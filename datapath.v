==> flow/design.v <==
module alu(input [15:0]A, input [15:0]B, input [1:0]opALU, output reg [15:0]Rout, input Clk, input Rst);
wire [15:0]Rout_temp;
wire Cout, Done;
my8bitmultiplier m1(Rout_temp, Done, Cout, A[7:0], B[7:0],(1'b1), Clk, Rst, (1'b0));
always@(*)
begin
case(opALU)
	0:begin
	  Rout <= A | B;
	  end
	1:begin
	  Rout <= A + B;
	  end
	2:begin
	  Rout <= Rout_temp;
	  end
	3:begin
	  Rout <= ~A;
	  end
	endcase
end
endmodule
module half_adder(A, B, S, C);
    input A;
    input B;
    output S;
    output C;
     xor x1(S,A,B);  
     and a1(C,A,B);  
 endmodule
module full_adder( A, B, Cin, S, Cout);  
    input A;
    input B;
    input Cin;
    output S;
    output Cout;
    wire Sa1, Ca1, Ca2;    
     half_adder a1(.A(A),.B(B),.S(Sa1),.C(Ca1));  
     half_adder a2(.A(Sa1),.B(Cin),.S(S),.C(Ca2));
     or  o1(Cout,Ca1,Ca2);
 endmodule
module my16bitadder(output [15:0] O, output c, input [15:0] A, B, input S);
	wire Cout0in1, Cout1in2, Cout2in3, Cout3in4, Cout4in5, Cout5in6, Cout6in7, Cout7in8,
 	Cout8in9, Cout9in10, Cout10in11, Cout11in12, Cout12in13, Cout13in14, Cout14in15;
	full_adder Add0 ( A[0], B[0], S, O[0], Cout0in1); 
	full_adder Add1 ( A[1], B[1], Cout0in1, O[1], Cout1in2); 
	full_adder Add2 ( A[2], B[2], Cout1in2, O[2], Cout2in3); 
	full_adder Add3 ( A[3], B[3], Cout2in3, O[3], Cout3in4); 
	full_adder Add4 ( A[4], B[4], Cout3in4, O[4], Cout4in5); 
	full_adder Add5 ( A[5], B[5], Cout4in5, O[5], Cout5in6); 
	full_adder Add6 ( A[6], B[6], Cout5in6, O[6], Cout6in7); 
	full_adder Add7 ( A[7], B[7], Cout6in7, O[7], Cout7in8); 
	full_adder Add8 ( A[8], B[8], Cout7in8, O[8], Cout8in9); 
	full_adder Add9 ( A[9], B[9], Cout8in9, O[9], Cout9in10); 
	full_adder Add10 ( A[10], B[10], Cout9in10, O[10], Cout10in11); 
	full_adder Add11 ( A[11], B[11], Cout10in11, O[11], Cout11in12);
	full_adder Add12 ( A[12], B[12], Cout11in12, O[12], Cout12in13); 
	full_adder Add13 ( A[13], B[13], Cout12in13, O[13], Cout13in14); 
	full_adder Add14 ( A[14], B[14], Cout13in14, O[14], Cout14in15);  
	full_adder Add15 ( A[15], B[15], Cout14in15, O[15], c);
endmodule
module my8bitmultiplier(output reg[15:0] O, output reg Done, output Cout, input [7:0] A, B, input Load,Clk,Reset,Cin);
reg[1:0] state;
reg[15:0] A_reg, B_reg, A_temp, O_reg, B_temp;
wire[15:0] O_temp;
my16bitadder dut1(O_temp, Cout, A_temp, B_temp, Cin);
always@(posedge Clk)
begin
if(Reset)
state <= 0;
else
case(state)
	0: if(Load)begin
		A_reg <= A; 
		B_reg <= B; 
		O_reg <= A; 
		state <= 1;
                Done <= 0;
                O <= 0;
		end
	1: begin
		A_temp <= A_reg; 
		B_temp <= O_reg; 
		B_reg <= B_reg - 1; 
		state <= 2;
		end
	2: begin
		O_reg <= O_temp;
		if(B_reg>1) state <= 1;
		else begin
			state <= 3; 
			Done <= 1;
			O <= O_temp;
			end
		end
	3: begin
		Done <= 0; 
		state <= 0;
		end
endcase
end
endmodule
module datapath(Clk, Rst, muxPC, muxMAR, muxACC, loadMAR, loadPC, loadACC, loadMDR, loadIR, opALU, Zflag, opcode, MemAddr, MemD, MemQ);
input Clk;
input  Rst;
input  muxPC;
input  muxMAR;
input  muxACC;
input  loadMAR;
input  loadPC;
input  loadACC;
input  loadMDR;
input  loadIR;
input [1:0]opALU; 
output reg Zflag;
output reg[7:0]opcode;
output reg[7:0]MemAddr;
output reg[15:0]MemD;
input	[15:0]MemQ;
reg  [7:0]PC_next;
reg  [15:0]IR_next;  
reg  [15:0]ACC_next;  
reg  [15:0]MDR_next;  
reg  [7:0]MAR_next;  
reg Zflag_next;
wire  [7:0]PC_reg;
wire  [15:0]IR_reg;  
wire  [15:0]ACC_reg;  
wire  [15:0]MDR_reg;  
wire  [7:0]MAR_reg;  
wire Zflag_reg;
wire  [15:0]ALU_out;  
registers m1(Clk, Rst, PC_reg, PC_next, IR_reg, IR_next, ACC_reg, ACC_next, MDR_reg, MDR_next, MAR_reg, MAR_next, Zflag_reg, Zflag_next);
alu m2(ACC_reg, MDR_reg, opALU, ALU_out, Clk, Rst);
always @(*)
begin
if(loadPC)
	begin
	PC_next = muxPC ? IR_reg[15:8] : (1 + PC_reg);
	end
else
	begin
	PC_next = PC_reg;
	end
if(loadIR)
	begin
	IR_next = MDR_reg;
	end
else
	begin
	IR_next = IR_reg;
	end
if(loadACC)
	begin
	ACC_next = muxACC ? MDR_reg : ALU_out; 
	end
else
	begin
	ACC_next = ACC_reg;
	end
if(loadMDR)
	begin
	MDR_next = MemQ;
	end
else
	begin
	MDR_next = MDR_reg;
	end
if(loadMAR)
	begin
	MAR_next = muxMAR ? PC_reg : IR_reg[15:8];		 
	end
else
	begin
	MAR_next = MAR_reg;
	end
if(ACC_reg == 0)						 
	begin
	Zflag_next <= 0;
	end
else
	begin
	Zflag_next <= 1;
	end
Zflag = (ACC_reg == 0);
opcode=IR_reg[7:0];
MemAddr = MAR_reg;
MemD = ACC_reg;
end
endmodule
module registers(Clk, Rst, PC_reg, PC_next, IR_reg, IR_next, ACC_reg, ACC_next, MDR_reg, MDR_next, MAR_reg, MAR_next, Zflag_reg, Zflag_next);
input wire Clk;
input wire Rst;
output reg [7:0]PC_reg;
input wire [7:0]PC_next;
output reg [15:0]IR_reg;
input wire [15:0]IR_next;
output reg [15:0]ACC_reg;
input wire [15:0]ACC_next;
output reg [15:0]MDR_reg;
input wire [15:0]MDR_next;
output reg [7:0]MAR_reg;
input wire [7:0]MAR_next;
output reg Zflag_reg;
input wire Zflag_next;
always @(posedge Clk)
begin
	if(Rst)
		begin
		PC_reg <= 0;
		IR_reg <= 0;
		ACC_reg <= 0;
		MDR_reg <= 0;
		MAR_reg <= 0;
		Zflag_reg <= 0;
		end
	else
		begin
		PC_reg <= PC_next;
		IR_reg <= IR_next;
		ACC_reg <= ACC_next;
		MDR_reg <= MDR_next;
		MAR_reg <= MAR_next;
		Zflag_reg <= Zflag_next;
		end
	end
endmodule
Step by step through the tools: datapath
Tool output for the design above, in the order of the flow.
Lines are those of the file above, counted from 1.
Not given: n/a
Inputs
  top: datapath
  clock port: Clk
  library: sky130hd
  corner: tt_025C_1v80

Word-level counts
Counts by Yosys on the flattened word-level netlist (proc, flatten, opt, wreduce; memories kept). Register bits leave out memories and registers merged into their read ports (data or address). Print and check cells are left out. Cells with the same type and inputs are merged into one.
Operators by class
  add/subtract/negate cells: 3
  multiply operators: 0
  divide/modulo/power cells: 0
  magnitude comparators: 1
  equality and inequality tests: 7
  shifts and indexed selects: 0
  mux-type cells: 10
  bitwise logic cells: 55
  reduce/logical cells: 11
Operator list (number)
  16-bit parallel mux with 2-bit select: 3
  16-bit parallel mux with 4-bit select: 1
  16-bit two-way mux: 2
  1-bit bitwise XOR: 23
  1-bit bitwise AND: 22
  16-bit by 1-bit subtractor with 16-bit output with constant B: 1
  16-bit by 1-bit > comparator with 1-bit output with constant B: 1
  16-bit adder: 1
  16-bit bitwise OR: 1
  16-bit NOT: 1
  16-bit zero test: 1
  8-bit two-way mux: 2
  1-bit by 8-bit adder with 8-bit output with constant A: 1
  2-bit == test with constant B: 4
  2-bit AND reduction: 4
  2-bit parallel mux with 4-bit select: 1
  1-bit bitwise OR: 7
  2-bit by 1-bit == test with 1-bit output with constant B: 2
  2-bit zero test: 2
  2-bit nonzero test: 2
  4-bit nonzero test: 1
  3-bit AND reduction: 1
  2-bit inequality test with constant B: 1
  2-bit two-way mux: 1
  1-bit NOT: 1
Storage and ports
  register bits: 146
  latch bits: 0
  RAM bits: 0
  bits in read-only memories: 0
  clocked read ports x word width: 0
  memories kept: 0
  input port bits: 28
  elaborated cells: 99

Longest topological paths
Depth = most cells in a row (Yosys ltp): at word level without a register or memory, in the mapped netlist without a sequential cell, where the memories' decode and read muxes count.
Depth
  depth after elaboration: 25
  ABC_AREA: 0
  gate-level depth with buffers: 17

Mapped cells and area
Source: synth_stat.txt of the flow (Yosys; design flattened, memories mapped). It holds for the ABC_AREA given above (unset counts as 0); a run with the other value may have another netlist.
Cells by type (number)
  sky130_fd_sc_hd__edfxtp_1: 80
  sky130_fd_sc_hd__dfxtp_1: 68
  sky130_fd_sc_hd__ha_1: 42
  sky130_fd_sc_hd__mux2i_1: 47
  sky130_fd_sc_hd__nor2_1: 82
  sky130_fd_sc_hd__a211oi_1: 23
  sky130_fd_sc_hd__inv_1: 43
  sky130_fd_sc_hd__fa_1: 8
  sky130_fd_sc_hd__and2_1: 23
  sky130_fd_sc_hd__a21oi_1: 26
  sky130_fd_sc_hd__xnor2_1: 14
  sky130_fd_sc_hd__o21ai_0: 24
  sky130_fd_sc_hd__clkbuf_1: 29
  sky130_fd_sc_hd__mux4_2: 4
  sky130_fd_sc_hd__xor2_1: 10
  sky130_fd_sc_hd__nand2_1: 20
  sky130_fd_sc_hd__o21bai_1: 9
  sky130_fd_sc_hd__a21o_1: 8
Other cell types: 39; their cells: 131.
Synthesis totals
  cell count: 691
  synthesis area: 0.0074959 mm^2
  area of sequential cells: 0.0037636 mm^2
  flip-flop cells: 148
  buffer cells: 42
By module: a second synthesis without flattening, with its own total; a netlist apart from the flattened one above.
Unflattened totals
  cells (unflattened synthesis): 758
  area total of the unflattened synthesis: 0.0082892 mm^2
Rows give one instance, submodules left out.
Modules
  my8bitmultiplier: instances 1, cells 198, area 0.0032756 mm^2, seq. area 0.0025124 mm^2
  registers: instances 1, cells 137, area 0.0018555 mm^2, seq. area 0.0013012 mm^2
  alu: instances 1, cells 207, area 0.0014752 mm^2, seq. area 0 mm^2
  datapath: instances 1, cells 168, area 0.0011824 mm^2, seq. area 0 mm^2
  half_adder: instances 32, cells 1, area 0.0000125 mm^2, seq. area 0 mm^2
  full_adder: instances 16, cells 1, area 0.0000063 mm^2, seq. area 0 mm^2
  my16bitadder: instances 1, cells 0, area 0 mm^2, seq. area 0 mm^2

Timing after synthesis
OpenSTA on the mapped netlist: ideal clock, no wires. The path of least setup slack (recovery checks aside). Input and output delay are each 20% of the period. Register names are those of the netlist, which keeps one name where synthesis merged equal registers.
Path after synthesis
  path type: register to register
  from: register m2.m1.A_temp[0]
  to: register m2.m1.O[15]
  clock period: 7.79 ns
  library setup time: 0.258 ns
  launch time at the first pin: 0.000 ns
  arrival time: 5.328 ns
  setup slack: 2.204 ns
  delay of the path: 5.586 ns
  stages: 18
  synthesis period reached: 5.586 ns
"delay of the path" = arrival - input delay + setup time.
"stages" counts driving pins, that of a launching flip-flop among them; a cell with two outputs on the path counts twice.
"synthesis period reached" is the clock period less the worst setup slack; recovery checks do not enter. This is arithmetic on one report: input and output delays are still those of the set period (20% each).
Between the ends stands the longest chain of elaborated cells between them, by number of cells; it is not shown to be the way that was timed. Of several equally long chains one is given.
Each line given opens the expression or statement behind the cell; cells for indexed reads and writes are added by Yosys, which also makes memories of some case tables.
Between the ends, after synthesis
  cell sequence: sky130_fd_sc_hd__edfxtp_1 sky130_fd_sc_hd__ha_1 sky130_fd_sc_hd__fa_1 sky130_fd_sc_hd__fa_1 sky130_fd_sc_hd__fa_1 sky130_fd_sc_hd__fa_1 sky130_fd_sc_hd__fa_1 sky130_fd_sc_hd__fa_1 sky130_fd_sc_hd__fa_1 sky130_fd_sc_hd__ha_1 sky130_fd_sc_hd__ha_1 sky130_fd_sc_hd__ha_1 sky130_fd_sc_hd__ha_1 sky130_fd_sc_hd__ha_1 sky130_fd_sc_hd__ha_1 sky130_fd_sc_hd__ha_1 sky130_fd_sc_hd__xor2_1 sky130_fd_sc_hd__and2_1
  length of the longest elaborated chain: 25
  elaborated cells on any way between the ends: 25
  source lines of those cells: 5
RTL lines, path after synthesis
  start: declaration: RTL line 64  | reg[15:0] A_reg, B_reg, A_temp, O_reg, B_temp;
  start: assignment: RTL line 82  | A_temp <= A_reg;
  1-bit bitwise AND (2 in a row): RTL line 29  | and a1(C,A,B);
  1-bit bitwise OR: RTL line 40  | or  o1(Cout,Ca1,Ca2);
  1-bit bitwise AND: RTL line 29
  1-bit bitwise OR: RTL line 40
  1-bit bitwise AND: RTL line 29
  1-bit bitwise OR: RTL line 40
  1-bit bitwise AND: RTL line 29
  [... 4 more ...]
  1-bit bitwise OR: RTL line 40
  1-bit bitwise AND: RTL line 29
  1-bit bitwise OR: RTL line 40
  1-bit bitwise AND (7 in a row): RTL line 29
  1-bit bitwise XOR: RTL line 28  | xor x1(S,A,B);
  16-bit two-way mux: RTL line 89  | if(B_reg>1) state <= 1;
  16-bit parallel mux with 2-bit select: RTL line 72  | case(state)
  end: assignment: RTL line 79  | O <= 0;
  end: assignment: RTL line 93  | O <= O_temp;
  end: declaration: RTL line 62  | module my8bitmultiplier(output reg[15:0] O, output reg Done, output Cout, input [7:0] A, B, input Load,Clk,Res ...

Path in the finished layout
From the final timing report of flow run 1: the path of least setup slack in the routed layout; clock arrival at registers is part of the times.
Path after layout
  path type: register to register
  from: register m2.m1.A_temp[0]
  to: register m2.m1.O_reg[15]
  clock period: 6.76 ns
  library setup time: 0.25 ns
  launch time at the first pin: 0.42 ns
  arrival time: 6.01 ns
  setup slack: 0.92 ns
  stages: 18
Between the ends stands the longest chain of elaborated cells between them, by number of cells; it is not shown to be the way that was timed. Of several equally long chains one is given.
Between the ends, after layout
  cell sequence: sky130_fd_sc_hd__edfxtp_1 sky130_fd_sc_hd__ha_1 sky130_fd_sc_hd__fa_1 sky130_fd_sc_hd__fa_1 sky130_fd_sc_hd__fa_1 sky130_fd_sc_hd__fa_1 sky130_fd_sc_hd__fa_1 sky130_fd_sc_hd__fa_1 sky130_fd_sc_hd__fa_1 sky130_fd_sc_hd__ha_1 sky130_fd_sc_hd__ha_1 sky130_fd_sc_hd__ha_1 sky130_fd_sc_hd__ha_1 sky130_fd_sc_hd__ha_1 sky130_fd_sc_hd__ha_1 sky130_fd_sc_hd__ha_1 sky130_fd_sc_hd__xor2_1 sky130_fd_sc_hd__and2_1
  length of the longest elaborated chain: 24
  elaborated cells on any way between the ends: 24
  source lines of those cells: 4
RTL lines, path after layout
  start: declaration: RTL line 64  | reg[15:0] A_reg, B_reg, A_temp, O_reg, B_temp;
  start: assignment: RTL line 82  | A_temp <= A_reg;
  1-bit bitwise AND (2 in a row): RTL line 29  | and a1(C,A,B);
  1-bit bitwise OR: RTL line 40  | or  o1(Cout,Ca1,Ca2);
  1-bit bitwise AND: RTL line 29
  1-bit bitwise OR: RTL line 40
  1-bit bitwise AND: RTL line 29
  1-bit bitwise OR: RTL line 40
  1-bit bitwise AND: RTL line 29
  [... 3 more ...]
  1-bit bitwise AND: RTL line 29
  1-bit bitwise OR: RTL line 40
  1-bit bitwise AND: RTL line 29
  1-bit bitwise OR: RTL line 40
  1-bit bitwise AND (7 in a row): RTL line 29
  1-bit bitwise XOR: RTL line 28  | xor x1(S,A,B);
  16-bit parallel mux with 2-bit select: RTL line 72  | case(state)
  end: assignment: RTL line 76  | O_reg <= A;
  end: assignment: RTL line 88  | O_reg <= O_temp;
  end: declaration: RTL line 64

datapath through Yosys and OpenROAD on sky130hd: 2 stored runs, unordered, with their settings and measured results. The constraints put input and output delay at 20% of the set period each and load the outputs with 0.01 pF.
"achieved clock period" is the run's clock period less its worst setup slack. It is reckoned from that one timing run; input and output delays stay at 20% of the period that was set.
"worst setup path time" = time allowed to the worst setup path (clock period - input delay - output delay, where it has them) - its slack; a late launch clock adds to it, a late capture clock takes from it.
"power" rests on the timing tool's default activity at the inputs, not on a simulated workload.
[flow run 1] settings: period_ns=6.76, CAP_MARGIN=20, CORE_MARGIN=2, CORE_UTILIZATION=40, SLEW_MARGIN=20
[flow run 1] result: chip area after synthesis (Yosys) 0.0074959 mm^2, die area 0.0198514 mm^2, standard-cell area of the final layout 0.0088685 mm^2, utilization 47.9%, worst setup slack after layout 0.924 ns, total negative slack 0.000 ns, worst hold slack 0.416 ns, power 2.258 mW, achieved clock period 5.836 ns, worst setup path time 5.84 ns, worst setup path kind register to register
[flow run 2] settings: period_ns=6.37, CORE_UTILIZATION=49, SETUP_SLACK_MARGIN=1.7, PLACE_DENSITY_LB_ADDON=0.03, CORE_MARGIN=5, CELL_PAD_IN_SITES_GLOBAL_PLACEMENT=0, CELL_PAD_IN_SITES_DETAIL_PLACEMENT=2, GPL_TIMING_DRIVEN=0, CAP_MARGIN=40, SLEW_MARGIN=20
[flow run 2] result: chip area after synthesis (Yosys) 0.0074959 mm^2, die area 0.0178717 mm^2, standard-cell area of the final layout 0.0090837 mm^2, utilization 60.2%, worst setup slack after layout 1.451 ns, total negative slack 0.000 ns, worst hold slack 0.433 ns, power 2.601 mW, achieved clock period 4.919 ns, worst setup path time 4.92 ns, worst setup path kind register to register
